==> flow/design.v <==
module Subtract(
	input wire n_rst,
	input wire clk,
	input wire signed [7:0] A,
	input wire signed [7:0] B,
	output reg signed [8:0] C,
	output reg signed [7:0] D,
	output reg signed [14:0] E,
	output reg signed [7:0] F
);
always@(posedge clk or negedge n_rst) begin
	if(!n_rst) begin
		C <= 9'sd0;
		D <= 8'sd0;
		E <= 15'sd0;
		F <= 8'sd0;
	end
	else begin
		C <= A + B;
		D <= A - B;
		E <= A * B;
		F <= A / B;
	end
end
endmodule
=== From RTL to reports: Subtract ===
What the tools print for Subtract, step after step.
Line numbers count from 1 in the design file above.
Cell names lack the library's common part.
Not given: -

* Design top: Subtract
* Clock input: clk
* Library: sky130hd
* Library corner: tt_025C_1v80

=== After elaboration ===
Counts by Yosys on the flattened word-level netlist (proc, flatten, opt, wreduce; memories kept). Register bits leave out memories and registers merged into their read ports (data or address); mux counts leave out enables and synchronous resets folded into registers. Print and check cells are left out. Cells with the same type and inputs are merged into one.

* Add/subtract/negate cells: 2
* Multiply operators: 1
* Divide/modulo/power cells: 1

{| class="wikitable"
|+ Operators with widths
! kind !! count
|-
| 8-bit by 8-bit multiplier with 15-bit output || 1
|-
| 8-bit by 8-bit divider with 8-bit output || 1
|-
| 8-bit by 8-bit adder with 9-bit output || 1
|-
| 8-bit subtractor || 1
|}

* Register bits: 40
* Bits of input ports: 18
* Elaborated cells: 8
* Output and inout bits: 40

=== Logic depth ===
Depth = most cells in a row (Yosys ltp): at word level without a register or memory, in the mapped netlist without a sequential cell, where the memories' decode and read muxes count.

* Depth in word-level cells: 1
* ABC_AREA: 0
* Depth in mapped cells: 61
* Depth with buffers taken out: 58

=== Mapped cells and area ===
Yosys stat after the flow's synthesis: flattened, memories mapped to cells. It holds for the ABC_AREA given above (unset counts as 0); a run with the other value may have another netlist.

* Synthesis area: 0.0058781 sq mm
* Flip-flops: 39
* Cell count: 639

{| class="wikitable"
|+ Cell types
! cell type !! count !! area in all (sq um)
|-
| fa_1 || 54 || 1.08E+03
|-
| ha_1 || 81 || 1.01E+03
|-
| dfrtp_1 || 39 || 975.936
|-
| xnor2_1 || 42 || 367.853
|-
| inv_1 || 92 || 345.331
|-
| a21oi_1 || 33 || 165.158
|-
| nand2_1 || 42 || 157.651
|-
| and2_1 || 20 || 125.12
|-
| xor2_1 || 14 || 122.618
|-
| nor2_1 || 32 || 120.115
|-
| o21ai_0 || 20 || 100.096
|-
| a21o_1 || 11 || 82.579
|-
| o31ai_1 || 11 || 82.579
|-
| nand2b_1 || 10 || 62.56
|-
| mux2_4 || 4 || 60.058
|-
| clkbuf_1 || 15 || 56.304
|-
| o21a_1 || 7 || 52.55
|-
| a211oi_1 || 6 || 45.043
|}

Other cell types: 49; their cells: 106.

=== Worst setup path after synthesis ===
Path of least setup slack by OpenSTA after synthesis, without wires, with an ideal clock, recovery checks aside; 20% of the period is set as input and as output delay. Where synthesis merged equal registers, the netlist keeps one of their names.

* Path kind: input to register
* Start point: input B[1]
* End point: register F[4]
* Setup slack: 9.861 ns
* Delay of the path: 12.459 ns
* Input delay: 5.580 ns
* Path buffers: 3
* Clock period: 27.9 ns
* Stages on the path: 54
* Arrival: 17.900 ns
* Data required time: 27.761 ns
* Library setup time: 0.139 ns
* Synthesis period reached: 18.039 ns

"delay of the path" = arrival - input delay + setup time.
"stages on the path" counts driving pins, that of a launching flip-flop among them; a cell with two outputs on the path counts twice.
"synthesis period reached" is the clock period less the worst setup slack; recovery checks do not enter. This is arithmetic on one report: input and output delays are still those of the set period (20% each).
Between the ends stands the longest chain of elaborated cells between them, by number of cells; it is not shown to be the way that was timed. Of several equally long chains one is given.
A line is the first line of the expression or statement that the cell stems from. Yosys adds cells for indexed reads and writes and turns some case tables into memories.

* Cells stage by stage: clkbuf_1 inv_1 ha_1 or3b_4 or4b_4 buf_6 a211oi_1 and2_1 a21oi_1 a21oi_1 ha_1 or3_1 a32oi_1 a2111o_1 a22oi_1 ha_1 o211a_1 a211oi_1 (+18 left out) mux2_4 ha_1 nand4b_1 nor2_1 o31ai_1 a21bo_2 inv_1 clkbuf_1 mux2_4 ha_1 and3_1 a21oi_1 o21ai_0 o41ai_1 ha_1 inv_1 o31ai_1 xnor2_1
* Cells in the longest elaborated chain: 1
* Elaborated cells between the ends (all ways): 1
* Source lines of those cells: 1

{| class="wikitable"
|+ RTL lines, path post-synthesis
! element !! line !! source
|-
| start: declaration || 5 || <nowiki>input wire signed [7:0] B,</nowiki>
|-
| 8-bit by 8-bit divider with 8-bit output || 22 || <nowiki>F <= A / B;</nowiki>
|-
| end: assignment || 16 || <nowiki>F <= 8'sd0;</nowiki>
|-
| end: assignment || 22 ||
|-
| end: declaration || 9 || <nowiki>output reg signed [7:0] F</nowiki>
|}

=== Worst path after layout ===
Path of least setup slack in the final report of flow run A (OpenROAD, finished layout, wires in). Where an end is a register, its clock arrival counts in the times.

* Path kind: input to register
* Start point: input B[1]
* End point: register F[6]
* Data required time: 16.90 ns
* Stages on the path: 55
* Input delay: 3.34 ns
* Setup slack: 0.66 ns
* Clock period: 16.7 ns
* Library setup time: 0.08 ns
* Path buffers: 3
* Arrival: 16.25 ns

Between the ends stands the longest chain of elaborated cells between them, by number of cells; it is not shown to be the way that was timed. Of several equally long chains one is given.

* Cells stage by stage: clkdlybuf4s50_1 inv_1 ha_1 or3b_4 or4b_4 a211oi_4 and2_1 a21oi_1 a21oi_1 ha_1 or3_1 a32oi_1 a2111o_1 a22oi_1 ha_1 o211a_1 a211oi_4 o21ba_2 (+19 left out) mux2_4 ha_1 or2_2 a21oi_1 a21oi_1 a21bo_2 inv_2 mux2_4 ha_1 and3_1 a21oi_1 o21ai_0 o41ai_2 buf_4 ha_1 inv_1 o31ai_1 xnor2_1
* Cells in the longest elaborated chain: 1
* Elaborated cells between the ends (all ways): 1
* Source lines of those cells: 1

{| class="wikitable"
|+ RTL lines, path after layout
! element !! line !! source
|-
| start: declaration || 5 || <nowiki>input wire signed [7:0] B,</nowiki>
|-
| 8-bit by 8-bit divider with 8-bit output || 22 || <nowiki>F <= A / B;</nowiki>
|-
| end: assignment || 16 || <nowiki>F <= 8'sd0;</nowiki>
|-
| end: assignment || 22 ||
|-
| end: declaration || 9 || <nowiki>output reg signed [7:0] F</nowiki>
|}

Hand-over note for Subtract

Design Subtract on sky130hd. What follows are 2 stored runs of the flow, each under its own settings; their order means nothing. The constraints put input and output delay at 20% of the set period each and load the outputs with 0.01 pF.
By "period reached" is meant the clock period of the run minus its worst setup slack. This is arithmetic on one report: input and output delays are still those of the set period (20% each).
By "total power of the final layout" is meant OpenSTA's value without simulated activity: inputs other than the clock are taken to toggle once in ten clock periods, and the tool carries that through the logic.

=== Flow run A ===
{| class="wikitable"
! Setting !! Value
|-
| period_ns || 16.7
|-
| CAP_MARGIN || 20
|-
| CORE_MARGIN || 2
|-
| CORE_UTILIZATION || 40
|-
| SLEW_MARGIN || 20
|-
! Result !! Value
|-
| Lowest setup slack || 0.657 ns
|-
| Standard-cell area after layout || 0.0069879 sq mm
|-
| Period reached || 16.043 ns
|-
| Overall die area || 0.0156813 sq mm
|-
| Total power of the final layout || 0.8619 mW
|-
| Post-layout utilization || 0.484
|-
| Chip area after synthesis (Yosys) || 0.0058781 sq mm
|}

=== Flow run B ===
{| class="wikitable"
! Setting !! Value
|-
| period_ns || 24.6
|-
| CORE_UTILIZATION || 32
|-
| CELL_PAD_IN_SITES_DETAIL_PLACEMENT || 0
|-
| TNS_END_PERCENT || 100
|-
| ABC_AREA || 0
|-
| CTS_CLUSTER_DIAMETER || 154
|-
| CAP_MARGIN || 30
|-
| SLEW_MARGIN || 20
|-
| MAX_ROUTING_LAYER || met5
|-
| CORE_MARGIN || 2
|-
! Result !! Value
|-
| Period reached || 19.204 ns
|-
| Post-layout utilization || 0.382
|-
| Standard-cell area after layout || 0.0068678 sq mm
|-
| Total power of the final layout || 0.5655 mW
|-
| Overall die area || 0.0194686 sq mm
|-
| Chip area after synthesis (Yosys) || 0.0058781 sq mm
|-
| Lowest setup slack || 5.396 ns
|}

End of note.
